==> flow/design.v <==
module A2D_intf(clk,rst_n, nxt, lft_ld, rght_ld, batt, SS_n_A2D, SCLK_A2D, MOSI_A2D, MISO_A2D);
	localparam CHAN0 = 3'b000;
	localparam CHAN4 = 3'b100;
	localparam CHAN5 = 3'b101;
	input clk, rst_n; 				 
	output logic [11:0] lft_ld;    	 
	output logic [11:0] rght_ld;     
	output logic [11:0] batt;    	 
	input nxt;						 
	input logic MISO_A2D; 				 
	output logic SS_n_A2D;				 
	output logic SCLK_A2D;				 
	output logic MOSI_A2D;				 
	logic [15:0] rd_data;			 
	logic [15:0] cmd;				 
	logic wrt;						 
	logic done;						 
	logic en_0, en_4, en_5; 		 
	logic [2:0] channel ;			 
	logic [1:0] round_robin_cnt ;	 
	logic update;					 
	SPI_mstr16 SPI_Interface(.clk(clk), .rst_n(rst_n), .rd_data(rd_data), .SS_n(SS_n_A2D), .SCLK(SCLK_A2D), 
							 .MOSI(MOSI_A2D), .MISO(MISO_A2D), .wrt(wrt), .cmd(cmd), .done(done));
		always_comb begin
			case (round_robin_cnt) 
				2'b00 : channel = CHAN0;
				2'b01 : channel = CHAN4;
				2'b10 : channel = CHAN5;
				default : channel = CHAN0;
			endcase
		end
		always_ff @(posedge clk) begin
			if (update) begin
				if (round_robin_cnt == 2'b10) round_robin_cnt <= 2'b00;		 
				else round_robin_cnt <= round_robin_cnt + 1;
			end 
		end
		always_ff @(posedge clk) begin
			if (en_0) lft_ld <= rd_data[11:0];	
		end
		always_ff @(posedge clk) begin
			if (en_4) rght_ld <= rd_data[11:0];	
		end
		always_ff @(posedge clk) begin
			if (en_5) batt <= rd_data[11:0];	
		end
		assign cmd = {2'b00, channel[2:0], 11'h000}; 		 
		assign en_0 = (update) && (channel == 3'b000);		 
		assign en_4 = (update) && (channel == 3'b100);
		assign en_5 = (update) && (channel == 3'b101);
	typedef enum reg [1:0]{IDLE,SPI_1,WAIT,SPI_2} state_t;
	state_t state,nxt_state;
	always_ff @(posedge clk,negedge rst_n) begin
		if (!rst_n) state <= IDLE;
		else state <= nxt_state;
	end
	always_comb begin
		nxt_state = IDLE;
		wrt = 0;							 
		update = 0;							 
		case(state)
			IDLE: begin				 		 
				if (nxt) begin
					wrt = 1;
					nxt_state = SPI_1;
				end
			end
			SPI_1: begin					 
				if (done) nxt_state = WAIT;
				else nxt_state = SPI_1;
			end
			WAIT: begin			
				nxt_state = SPI_2;
			end
			SPI_2: begin
				wrt = 1;			 
				if (done) begin
					update = 1;
					nxt_state = IDLE;		 
				end
				else nxt_state = SPI_2;
			end
			default : nxt_state = IDLE;
		endcase
	end
endmodule
module SPI_mstr16(done, rd_data, SS_n, SCLK, MOSI, MISO, wrt, clk, rst_n, cmd);
	input clk, rst_n; 							 
	input wrt;								 
	input MISO;								 
	input [15:0] cmd; 							 
	output logic [15:0] rd_data;						 
	output logic SS_n; 							 
	output logic SCLK;						   	 
	output logic MOSI,  done;						 
	logic rst_cnt;								 
	logic init;									 
	logic set_done;								 
	reg [4:0] sclk_div;							 
	logic smpl; 				 				 
	logic shft; 								 
	reg MISO_smpl;								 
	reg [15:0] shft_reg; 							 
	reg [4:0] shft_cnt; 							 
	assign SCLK = sclk_div[4]; 						 
	assign rd_data = shft_reg;						 
	assign MOSI = shft_reg[15]; 						 
	always @(posedge clk) begin
		if (rst_cnt) sclk_div <= 5'b10111;
		else sclk_div <= sclk_div  + 1;
	end
	always @(posedge clk) begin
		if (rst_cnt)  shft_cnt <= 0;				
		else if (shft) shft_cnt <= shft_cnt  + 1;
	end
	always @(posedge clk) begin
		if (smpl) MISO_smpl <= MISO;
	end
	always @(posedge clk) begin
		if (init) shft_reg <= cmd; 				 
		else if (shft) shft_reg <= {shft_reg[14:0], MISO_smpl};  
	end
	always @(posedge clk, negedge rst_n) begin
		if (!rst_n) done <= 0;										
		else if (init) done <= 0;						 
		else if (set_done) done <= 1; 							
	end
	always @(posedge clk, negedge rst_n) begin
		if (!rst_n) SS_n <= 1;										
		else if (init) SS_n <= 0;						 
		else if (set_done) SS_n <= 1; 							
	end
	typedef enum reg[1:0] {IDLE, SAMPLE_WAIT, SHIFT_WAIT, FINAL} state_t;
	state_t state, nxt_state;
	always_ff @(posedge clk, negedge rst_n) begin
		if (!rst_n) state <= IDLE;
		else state <= nxt_state;
	end
	always_comb begin
		nxt_state = IDLE;
		rst_cnt = 0; 
		set_done = 0;								 
		init = 0;
		smpl = 0;
		shft = 0;
		case (state)
			IDLE: begin
				rst_cnt = 1; 						 
				if (wrt) begin
					init = 1;					 
					nxt_state = SAMPLE_WAIT;
				end
			end
			SAMPLE_WAIT: begin 						 
				if (&sclk_div[3:0]) begin 				 
					smpl = 1;					 
					if (&shft_cnt[3:0]) begin 			 
						nxt_state = FINAL;															
					end
					else nxt_state = SHIFT_WAIT;			 
				end 
				else nxt_state = SAMPLE_WAIT;				 
			end
			SHIFT_WAIT: begin						 
				if(&sclk_div) begin					 
					shft = 1;					 
					nxt_state = SAMPLE_WAIT;
				end
				 else begin
					nxt_state = SHIFT_WAIT;
				end
			end 
			FINAL: begin
				if (&sclk_div) begin 					 
					nxt_state = IDLE;
					rst_cnt = 1;					 
					set_done = 1;					 
					shft = 1;
				end
				else begin
					nxt_state = FINAL;
				end
			end
		default: nxt_state = IDLE;
		endcase
	end
endmodule
Reports on A2D_intf
Tool output for the design above, in the order of the flow.
Lines are those of the file above, counted from 1.
Library cell names are shortened.
{"block": "inputs", "top_module": "A2D_intf", "clk_port": "clk", "lib": "sky130hd", "pvt_corner": "tt_025C_1v80"}

Word-level counts
Source: Yosys, flattened and elaborated, memories not mapped. Widths are those after wreduce. Registers that Yosys merges into a memory's read port (data or address) are not register bits. Print and check cells do not count.
{"block": "bits", "reg_bits": 71, "latchBits": 0, "ramBits": 0, "mem_bits_ro": 0, "clocked_rd_ports_x_width": 0, "memories": 0, "input_bits": 4, "out_inout_bits": 39, "word_cells": 72}
{"block": "op_classes", "addsub": 3, "multipliers": 0, "n_div": 0, "compare": 0, "n_eq": 10, "shift": 0, "mux": 27, "n_logic": 0, "reduce_logical": 19}
{"block": "ops", "cell": "16-bit 2-to-1 mux", "n": 1}
{"block": "ops", "cell": "2-bit case mux with 4-bit select", "n": 2}
{"block": "ops", "cell": "14-bit 2-to-1 mux", "n": 1}
{"block": "ops", "cell": "3-bit OR reduction", "n": 4}
{"block": "ops", "cell": "2-bit equality test with constant B", "n": 5}
{"block": "ops", "cell": "5-bit by 1-bit adder with 5-bit output with constant B", "n": 2}
{"block": "ops", "cell": "1-bit 2-to-1 mux", "n": 10}
{"block": "ops", "cell": "1-bit case mux with 2-bit select", "n": 5}
{"block": "ops", "cell": "2-bit 2-to-1 mux", "n": 5}
{"block": "ops", "cell": "2-bit OR reduction", "n": 4}
{"block": "ops", "cell": "4-bit AND reduction", "n": 2}
{"block": "ops", "cell": "2-bit by 1-bit equality test with 1-bit output with constant B", "n": 3}
{"block": "ops", "cell": "3-bit equality test with constant B", "n": 2}
{"block": "ops", "cell": "3-bit case mux with 2-bit select", "n": 1}
{"block": "ops", "cell": "1-bit case mux with 3-bit select", "n": 2}
{"block": "ops", "cell": "5-bit AND reduction", "n": 1}
{"block": "ops", "cell": "2-bit logical NOT", "n": 2}
{"block": "ops", "cell": "2-bit nonzero test", "n": 2}
{"block": "ops", "cell": "1-bit logical AND", "n": 3}
{"block": "ops", "cell": "3-bit logical NOT", "n": 1}
{"block": "ops", "cell": "2-bit by 1-bit adder with 2-bit output with constant B", "n": 1}

Depth
Longest topological path by Yosys (ltp), each cell counted once; first at word level (registers and memories cut), then after technology mapping (sequential cells cut; the memories' decode and read muxes count).
{"block": "depth", "ltp_word": 6, "ABC_AREA": 1, "mapped_depth": 12, "mapped_depth_nobuf": 11}

After synthesis
The flow's flattened synthesis, as Yosys stat reports it; memories are mapped. The netlist is that of the ABC_AREA named above (0 if unset); the other value can give another one.
{"block": "types", "type": "edfxtp_1", "n": 42, "area_total_um2": 1261.21}
{"block": "types", "type": "dfxtp_1", "n": 22, "area_total_um2": 440.422}
{"block": "types", "type": "nand2_1", "n": 53, "area_total_um2": 198.941}
{"block": "types", "type": "dfrtp_1", "n": 7, "area_total_um2": 175.168}
{"block": "types", "type": "inv_1", "n": 42, "area_total_um2": 157.651}
{"block": "types", "type": "dfstp_2", "n": 3, "area_total_um2": 78.826}
{"block": "types", "type": "ha_1", "n": 6, "area_total_um2": 75.072}
{"block": "types", "type": "o21ai_0", "n": 11, "area_total_um2": 55.053}
{"block": "types", "type": "nand3_1", "n": 10, "area_total_um2": 50.048}
{"block": "types", "type": "nand2_2", "n": 5, "area_total_um2": 31.28}
{"block": "types", "type": "nor2_1", "n": 8, "area_total_um2": 30.029}
{"block": "types", "type": "o21ai_1", "n": 6, "area_total_um2": 30.029}
{"block": "types", "type": "buf_6", "n": 2, "area_total_um2": 22.522}
{"block": "types", "type": "nor2_4", "n": 2, "area_total_um2": 22.522}
{"block": "types", "type": "a21oi_1", "n": 4, "area_total_um2": 20.019}
{"block": "types", "type": "o21a_1", "n": 2, "area_total_um2": 15.014}
{"block": "types", "type": "nand2_4", "n": 1, "area_total_um2": 11.261}
{"block": "types", "type": "xnor2_1", "n": 1, "area_total_um2": 8.758}
Not listed: further types 9, cells in them 10.
{"block": "mapped", "mapped_cells": 237, "mapped_area_um2": 2745.1, "sequential_area_um2": 1955.6, "ffs": 74, "buffers": 4}

Worst setup path after synthesis
Path of least setup slack by OpenSTA after synthesis, without wires, with an ideal clock, recovery checks aside; 20% of the period is set as input and as output delay. Where synthesis merged equal registers, the netlist keeps one of their names.
{"block": "synth_path", "kind": "reg2reg", "from": "register round_robin_cnt[1]", "to": "register lft_ld[0]", "clock_period_ns": 2.64, "setup_time_ns": 0.380, "t_first_pin_ns": 0.000, "arrival_ns": 1.290, "required_time_ns": 2.260, "path_slack_ns": 0.970, "delay_ns": 1.670, "path_stages": 4, "path_buffers": 0, "period_less_setup_slack_ns": 1.67}
"delay_ns" is the arrival time less input delay plus setup time.
"path_stages": output pins that drive a net of the path, with the launching flip-flop's if there is one; two outputs of one cell count as two.
"period_less_setup_slack_ns" is the clock period less the worst setup slack; recovery checks do not enter. This is arithmetic on one report: input and output delays are still those of the set period (20% each).
The rows between start and end are the longest chain of elaborated cells between them; the timing report does not say that the signal goes this way. Where chains are equally long, one stands for them.
Each line given opens the expression or statement behind the cell; cells for indexed reads and writes are added by Yosys, which also makes memories of some case tables.
{"block": "synth_between", "path_cell_list": "edfxtp_1 -> ha_1 -> inv_1 -> nor2_1", "elab_chain_cells": 4, "cells_between": 5, "classes_between": "2 x eq/ne; 1 x mux; 2 x reduce/logical"}
{"block": "synth_lines", "item": "start, declared", "line": 20, "text": "logic [1:0] round_robin_cnt ;"}
{"block": "synth_lines", "item": "start, assigned", "line": 34, "text": "if (round_robin_cnt == 2'b10) round_robin_cnt <= 2'b00;"}
{"block": "synth_lines", "item": "start, assigned", "line": 35, "text": "else round_robin_cnt <= round_robin_cnt + 1;"}
{"block": "synth_lines", "item": "2-bit equality test", "line": 25, "text": "case (round_robin_cnt)"}
{"block": "synth_lines", "item": "3-bit case mux with 2-bit select", "line": 25}
{"block": "synth_lines", "item": "3-bit logical NOT", "line": 48, "text": "assign en_0 = (update) && (channel == 3'b000);"}
{"block": "synth_lines", "item": "1-bit logical AND", "line": 48}
{"block": "synth_lines", "item": "end, assigned", "line": 39, "text": "if (en_0) lft_ld <= rd_data[11:0];"}
{"block": "synth_lines", "item": "end, declared", "line": 6, "text": "output logic [11:0] lft_ld;"}

Timing after layout
From the final timing report of flow run 1: the path of least setup slack in the routed layout; clock arrival at registers is part of the times.
{"block": "layout_path", "kind": "reg2out", "from": "register lft_ld[3]", "to": "output port lft_ld[3]", "clock_period_ns": 2.4, "out_delay_ns": 0.48, "t_first_pin_ns": 0.35, "arrival_ns": 1.20, "required_time_ns": 1.92, "path_slack_ns": 0.72, "path_stages": 2, "path_buffers": 1}
{"block": "layout_between", "path_cell_list": "edfxtp_1 -> clkdlybuf4s50_1", "elab_chain_cells": 0, "cells_between": 0, "lines_between": 0}
{"block": "layout_lines", "item": "start, declared", "line": 6, "text": "output logic [11:0] lft_ld;"}
{"block": "layout_lines", "item": "start, assigned", "line": 39, "text": "if (en_0) lft_ld <= rd_data[11:0];"}
{"block": "layout_lines", "item": "end, declared", "line": 6}

--- measured runs ---
Flow measurements of A2D_intf on sky130hd: 2 stored runs with different settings, listed in no order. Input and output delays are each 20% of the period that was set; the output load is 0.01 pF.
"worst_path_allowed_less_slack_ns": the worst setup path's part of the clock period (all of it between registers, 20% less for each end at a port) less its slack. A launch clock that arrives late makes it longer, a capture clock that arrives late makes it shorter.
"power_mw" is the tool's figure for a default switching activity; nothing was simulated.

{"run": "flow run 1", "settings": { "period_ns": 2.4, "CORE_UTILIZATION": 26, "SETUP_SLACK_MARGIN": 0.72, "PLACE_DENSITY_LB_ADDON": 0.27, "CORE_MARGIN": 4, "TNS_END_PERCENT": 65, "ABC_AREA": 1, "GPL_ROUTABILITY_DRIVEN": 0, "CAP_MARGIN": 20, "SLEW_MARGIN": 20 }, "results": { "util_pct": 35.3, "power_mw": 2.432, "die_footprint_um2": 12266.7, "finalCellArea_um2": 3648.5, "worst_path_allowed_less_slack_ns": 1.20, "worst_setup_path_type": "reg2out", "timing.setup.ws_ns": 0.721, "synthesis_area_um2": 2745.1 }}
{"run": "flow run 2", "settings": { "period_ns": 2.12, "CORE_UTILIZATION": 19, "CAP_MARGIN": 20, "CORE_MARGIN": 2, "SLEW_MARGIN": 20 }, "results": { "util_pct": 26.9, "power_mw": 3.163, "die_footprint_um2": 14779.3, "finalCellArea_um2": 3595.9, "worst_path_allowed_less_slack_ns": 1.90, "worst_setup_path_type": "reg2reg", "timing.setup.ws_ns": 0.225, "synthesis_area_um2": 2626.3 }}
--- end ---
