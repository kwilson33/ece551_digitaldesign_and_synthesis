==> flow/design.v <==
module Auth_blk_DE0(clk,RST_n,PB,auth,rider_off,LED);
  input clk;		 
  input RST_n;		 
  input PB;			 
  input auth;		 
  input rider_off;	 
  output [7:0] LED;	 
  wire pwr_up;		 
  wire [7:0] tx_data;
  wire rst_n;		 
  assign tx_data = (auth) ? 8'h67 : 8'h73;
  assign LED = {auth,rider_off,5'b00000,pwr_up};
  Auth_blk iDUT(.clk(clk),.rst_n(rst_n),.RX(RX),.rider_off(rider_off),.pwr_up(pwr_up));
  PB_release iPB(.clk(clk),.rst_n(rst_n),.PB(PB),.released(trmt));
  rst_synch iRST(.clk(clk),.RST_n(RST_n),.rst_n(rst_n));
  UART_tx iTX(.clk(clk), .rst_n(rst_n), .TX(RX), .trmt(trmt), .tx_data(tx_data),
              .tx_done(tx_done));
endmodule
module PB_release(released, clk, PB, rst_n);
	input clk, PB, rst_n;
	output released;
	reg pre1, pre2, pre3;
	always @(posedge clk, negedge rst_n) begin
		if (!rst_n) begin
			pre1 <= 1;
			pre2 <= 1;
			pre3 <= 1;
		end
		else begin
			pre1 <= PB;
			pre2 <= pre1;
			pre3 <= pre2;
		end
	end
	assign released = ((~pre3) & pre2);  
endmodule
module Auth_blk(clk, rst_n, rider_off, pwr_up, RX);
	input clk, rst_n;
	input logic RX, rider_off;
	output logic pwr_up;
	logic [7:0] rx_data;
	logic clr_rx_rdy, rx_rdy;
	localparam go = 8'h67; 				 
	localparam stop = 8'h73; 			 
	UART_rcv receiver(.clk(clk), .rst_n(rst_n), .RX(RX), .clr_rdy(clr_rx_rdy), .rdy(rx_rdy), .rx_data(rx_data));
	typedef enum reg [1:0] {OFF, PWR1, PWR2} state_t;
	state_t state, nxt_state;
	always_ff @(posedge clk, negedge rst_n) begin
		if(!rst_n) state <= OFF;
		else state <= nxt_state;
	end
	always_comb begin
		nxt_state = OFF;
		pwr_up = 0; clr_rx_rdy = 0; 									 
		case (state)
			OFF: begin 													 
				if ((rx_data == go) && (rx_rdy)) begin
					clr_rx_rdy = 1;										 
					nxt_state = PWR1;																					
				end
			end
			PWR1: begin
				pwr_up = 1; 											 
				if((rx_data == stop) && (rx_rdy)) begin					 
					if (rider_off) nxt_state = OFF;						 
					else begin
						clr_rx_rdy = 1;	
						nxt_state = PWR2;								 
					end
				end 
				else nxt_state = PWR1;									 
			end
			PWR2: begin
				pwr_up = 1;												 
				if ((rx_data == go) && (rx_rdy)) begin
					clr_rx_rdy = 1;
					nxt_state = PWR1;
				end
				else if (rider_off) nxt_state = OFF;
				else nxt_state = PWR2;
			end
			default: nxt_state = OFF;
		endcase
	end
endmodule
module UART_rcv(clk,rst_n,RX,rdy,rx_data,clr_rdy);
input clk,rst_n;			 
input RX;					 
input clr_rdy;			 
output rdy;				 
output [7:0] rx_data;		 
typedef enum reg {IDLE, RX_STATE} state_t;
state_t state, nxt_state;
reg [8:0] shift_reg;		 
reg [3:0] bit_cnt;			 
reg [11:0] baud_cnt;			 
reg rdy;					 
reg rx_ff1, rx_ff2;			 
logic start, set_rdy, receiving;		 
wire shift;
always_ff @(posedge clk or negedge rst_n)
  if (!rst_n)
    state <= IDLE;
  else
    state <= nxt_state;
always_ff @(posedge clk or negedge rst_n)
  if (!rst_n)
    bit_cnt <= 4'b0000;
  else if (start)
    bit_cnt <= 4'b0000;
  else if (shift)
    bit_cnt <= bit_cnt+1;
always_ff @(posedge clk or negedge rst_n)
  if (!rst_n)
    baud_cnt <= 1302;			 
  else if (start)
    baud_cnt <= 1302;			 
  else if (shift)
    baud_cnt <= 2604;			 
  else if (receiving)
    baud_cnt <= baud_cnt-1;		 
always_ff @(posedge clk)
  if (shift)
    shift_reg <= {rx_ff2,shift_reg[8:1]};    
always @(posedge clk or negedge rst_n)
  if (!rst_n)
    rdy <= 1'b0;
  else if (start || clr_rdy)
    rdy <= 1'b0;			 
  else if (set_rdy)
    rdy <= 1'b1;
always_ff @(posedge clk or negedge rst_n)
  if (!rst_n)
    begin
      rx_ff1 <= 1'b1;			 
      rx_ff2 <= 1'b1;
    end
  else
    begin
      rx_ff1 <= RX;
      rx_ff2 <= rx_ff1;
    end
always_comb
  begin
    start         = 0;
    set_rdy    = 0;
    receiving     = 0;
    nxt_state     = IDLE;	 
    case (state)
      IDLE : begin
        if (!rx_ff2)		 
          begin
            nxt_state = RX_STATE;
            start = 1;
          end
        else nxt_state = IDLE;
      end
      default : begin		 
        if (bit_cnt==4'b1010)
          begin
            set_rdy = 1;
            nxt_state = IDLE;
          end
        else
          nxt_state = RX_STATE;
        receiving = 1;
      end
    endcase
  end
assign shift = ~|baud_cnt; 						 
assign rx_data = shift_reg[7:0];				 
endmodule
module UART_tx(clk,rst_n,TX,trmt,tx_data,tx_done);
input clk,rst_n;		 
input trmt;			 
input [7:0] tx_data;	 
output TX, tx_done;		 
reg state,nxt_state;	 
reg [8:0] shift_reg;	 
reg [3:0] bit_cnt;		 
reg [11:0] baud_cnt;		 
reg tx_done;			 
reg load, trnsmttng;		 
wire shift;
localparam IDLE = 1'b0;
localparam TX_STATE = 1'b1;
always @(posedge clk or negedge rst_n)
  if (!rst_n)
    state <= IDLE;
  else
    state <= nxt_state;
always @(posedge clk or negedge rst_n)
  if (!rst_n)
    bit_cnt <= 4'b0000;
  else if (load)
    bit_cnt <= 4'b0000;
  else if (shift)
    bit_cnt <= bit_cnt+1;
always @(posedge clk or negedge rst_n)
  if (!rst_n)
    baud_cnt <= 2604;
  else if (load || shift)
    baud_cnt <= 2604;			 
  else if (trnsmttng)
    baud_cnt <= baud_cnt-1;		 
always @(posedge clk or negedge rst_n)
  if (!rst_n)
    shift_reg <= 9'h1FF;		 
  else if (load)
    shift_reg <= {tx_data,1'b0};	 
  else if (shift)
    shift_reg <= {1'b1,shift_reg[8:1]};	 
always @(posedge clk or negedge rst_n)
  if (!rst_n)
    tx_done <= 1'b0;
  else if (trmt)
    tx_done <= 1'b0;
  else if (bit_cnt==4'b1010)
    tx_done <= 1'b1;
always @(state,trmt,shift,bit_cnt)
  begin
    load         = 0;
    trnsmttng = 0;
    nxt_state    = IDLE;	 
    case (state)
      IDLE : begin
        if (trmt)
          begin
            nxt_state = TX_STATE;
            load = 1;
          end
        else nxt_state = IDLE;
      end
      default : begin		 
        if (bit_cnt==4'b1010)
          nxt_state = IDLE;
        else
          nxt_state = TX_STATE;
        trnsmttng = 1;
      end
    endcase
  end
assign shift = ~|baud_cnt;
assign TX = shift_reg[0];		 
endmodule
module rst_synch(RST_n, clk, rst_n);
	input RST_n, clk;
	output  rst_n;
	reg reg1, rst_n;
	always @(negedge clk, negedge RST_n) begin
		if (!RST_n) begin
			reg1 <= 0;
			rst_n <= 0;
		end
		else begin
			reg1 <= 1'b1;  
			rst_n <= reg1;
		end
	end
endmodule
# --- From RTL to reports: Auth_blk_DE0 ---
# The steps from the RTL of Auth_blk_DE0 to its reports follow in flow order.
# Line numbers count from 1 in the design file above.
# Cell names lack the library's common part.
design:
  design: "Auth_blk_DE0"
  clk_port: "clk"
  library: "sky130hd"
  lib_corner: "tt_025C_1v80"

# --- After elaboration ---
# Source: Yosys, flattened and elaborated, memories not mapped. Widths are those after wreduce. Registers that Yosys merges into a memory's read port (data or address) are not register bits. Print and check cells do not count.
op_classes:
  n_addsub: 4
  eq_ne: 9
  n_mux: 34
  bitwise: 2
  n_reduce_logical: 12
ops:
  columns: ["op", "count"]
  rows:
  - ["12-bit 2-to-1 mux", 5]
  - ["12-bit by 1-bit subtractor with 12-bit output (second input constant)", 2]
  - ["12-bit OR reduction", 2]
  - ["9-bit 2-to-1 mux", 2]
  - ["1-bit 2-to-1 mux", 17]
  - ["8-bit by 7-bit equality test with 1-bit output (second input constant)", 2]
  - ["4-bit 2-to-1 mux", 4]
  - ["4-bit by 1-bit adder with 4-bit output (second input constant)", 2]
  - ["4-bit equality test (second input constant)", 2]
  - ["2-bit case mux with 3-bit select", 1]
  - ["2-bit 2-to-1 mux", 3]
  - ["5-bit 2-to-1 mux", 1]
  - ["2-bit nonzero test", 2]
  - ["2-bit OR reduction", 2]
  - ["3-bit by 2-bit inequality test with 1-bit output (second input constant)", 1]
  - ["1-bit logical AND", 2]
  - ["1-bit logical OR", 2]
  - ["2-bit by 1-bit equality test with 1-bit output (second input constant)", 1]
  - ["2-bit by 1-bit inequality test with 1-bit output (second input constant)", 1]
  - ["2-bit equality test (second input constant)", 1]
  - ["2-bit inequality test (second input constant)", 1]
  - ["2-bit zero test", 1]
  - ["1-bit case mux with 2-bit select", 1]
  - ["1-bit AND", 1]
  - ["1-bit inverter", 1]
  - ["1-bit zero test", 1]
word_totals:
  regBits: 62
  input_bits: 5
  out_inout_bits: 8

# --- Logic depth ---
# Yosys ltp: most cells in a row. Word level: on the elaborated netlist, between registers, memories and ports. Mapped: between sequential cells and ports; inverters and the memories' decode and read muxes count.
logic_depth:
  ltp_word: 6
  abc_area: 0
  depth_mapped: 7
  depth_no_buf: 7

# --- Mapped cells and area ---
# Yosys stat after the flow's synthesis: flattened, memories mapped to cells. It holds for the ABC_AREA given above (unset counts as 0); a run with the other value may have another netlist.
# Totals and module areas in this step are rounded.
by_type:
  columns: ["type", "count", "area_total_um2"]
  rows:
  - ["dfrtp_1", 27, 675.648]
  - ["dfstp_2", 25, 656.88]
  - ["edfxtp_1", 9, 270.259]
  - ["nand2_1", 28, 105.101]
  - ["nor2_1", 25, 93.84]
  - ["mux2i_1", 9, 90.086]
  - ["ha_1", 7, 87.584]
  - ["a21oi_1", 15, 75.072]
  - ["xnor2_1", 8, 70.067]
  - ["buf_4", 8, 60.058]
  - ["xor2_1", 6, 52.55]
  - ["dfrtn_1", 2, 50.048]
  - ["inv_1", 13, 48.797]
  - ["nand3_1", 9, 45.043]
  - ["o21ai_0", 8, 40.038]
  - ["nor4_1", 6, 37.536]
  - ["or3_1", 5, 31.28]
  - ["nor3b_1", 4, 30.029]
# Not listed: further types 39, cells in them 62.
synth_totals:
  stdcells: 276
  yosys_area_um2: 2970
  ffs: 63
  buffers: 14
# By module: a second synthesis without flattening, with its own total; a netlist apart from the flattened one above.
unflattened:
  hier_cells: 299
  area_unflattened_um2: 3194
# Each row is one instance without its submodules.
by_module:
  columns: ["mod", "n_inst", "n_cells", "area_um2", "seq_area_um2"]
  rows:
  - ["UART_rcv", 1, 120, 1408, 779.5]
  - ["UART_tx", 1, 138, 1330, 693.2]
  - ["Auth_blk", 1, 23, 239.0, 76.3]
  - ["PB_release", 1, 4, 92.6, 78.8]
  - ["Auth_blk_DE0", 1, 11, 71.3, 0.0]
  - ["rst_synch", 1, 3, 53.8, 50.0]

# Module Auth_blk_DE0, platform sky130hd: 2 stored runs of the flow (Yosys, OpenROAD) with differing settings, in no particular order. Input and output delays are each 20% of the period that was set; the output load is 0.01 pF.
# By "worst_path_allowed_less_slack_ps" is meant the share of the clock period that the worst setup path is allowed (20% is reserved at inputs, 20% at outputs), minus its slack. Clock arrival times at its registers enter into it.
# "final_power_mw": no workload was simulated; the value follows from the tool's default switching activity.
# "worst_path_allowed_less_slack_ps" is given in steps of 10 ps.
# Measured values are rounded.
runs:
  - name: "run 1"
    settings:
      period_ns: 1.84
      CORE_UTILIZATION: 39
      SETUP_SLACK_MARGIN: 0.04
      PLACE_DENSITY_LB_ADDON: 0.1
      CORE_ASPECT_RATIO: 0.51
      CORE_MARGIN: 6
      CELL_PAD_IN_SITES_DETAIL_PLACEMENT: 0
      GPL_ROUTABILITY_DRIVEN: 0
      SLEW_MARGIN: 25
      MAX_ROUTING_LAYER: "met4"
      CAP_MARGIN: 20
    results:
      fin_ws_ps: -176
      hold_worst_slack_ps: 302
      post_route_util_pct: 53.8
      final_die_area_um2: 9975
      finalCellArea_um2: 3909
      final_power_mw: 3.833
      worst_path_allowed_less_slack_ps: 2020
      critical_path_type: "flip-flop to flip-flop"
      synthArea_um2: 2970
  - name: "run 2"
    settings:
      period_ns: 2.67
      CORE_UTILIZATION: 61
      PLACE_DENSITY: 0.87
      CORE_ASPECT_RATIO: 1.07
      ABC_AREA: 1
      GPL_TIMING_DRIVEN: 1
      GPL_ROUTABILITY_DRIVEN: 0
      CAP_MARGIN: 20
      CORE_MARGIN: 2
      SLEW_MARGIN: 20
    results:
      finalCellArea_um2: 3543
      final_power_mw: 2.473
      synthArea_um2: 3211
      worst_path_allowed_less_slack_ps: 1110
      critical_path_type: "input port to output port"
      post_route_util_pct: 69.5
      fin_ws_ps: 487
      final_die_area_um2: 5860
      hold_worst_slack_ps: 302
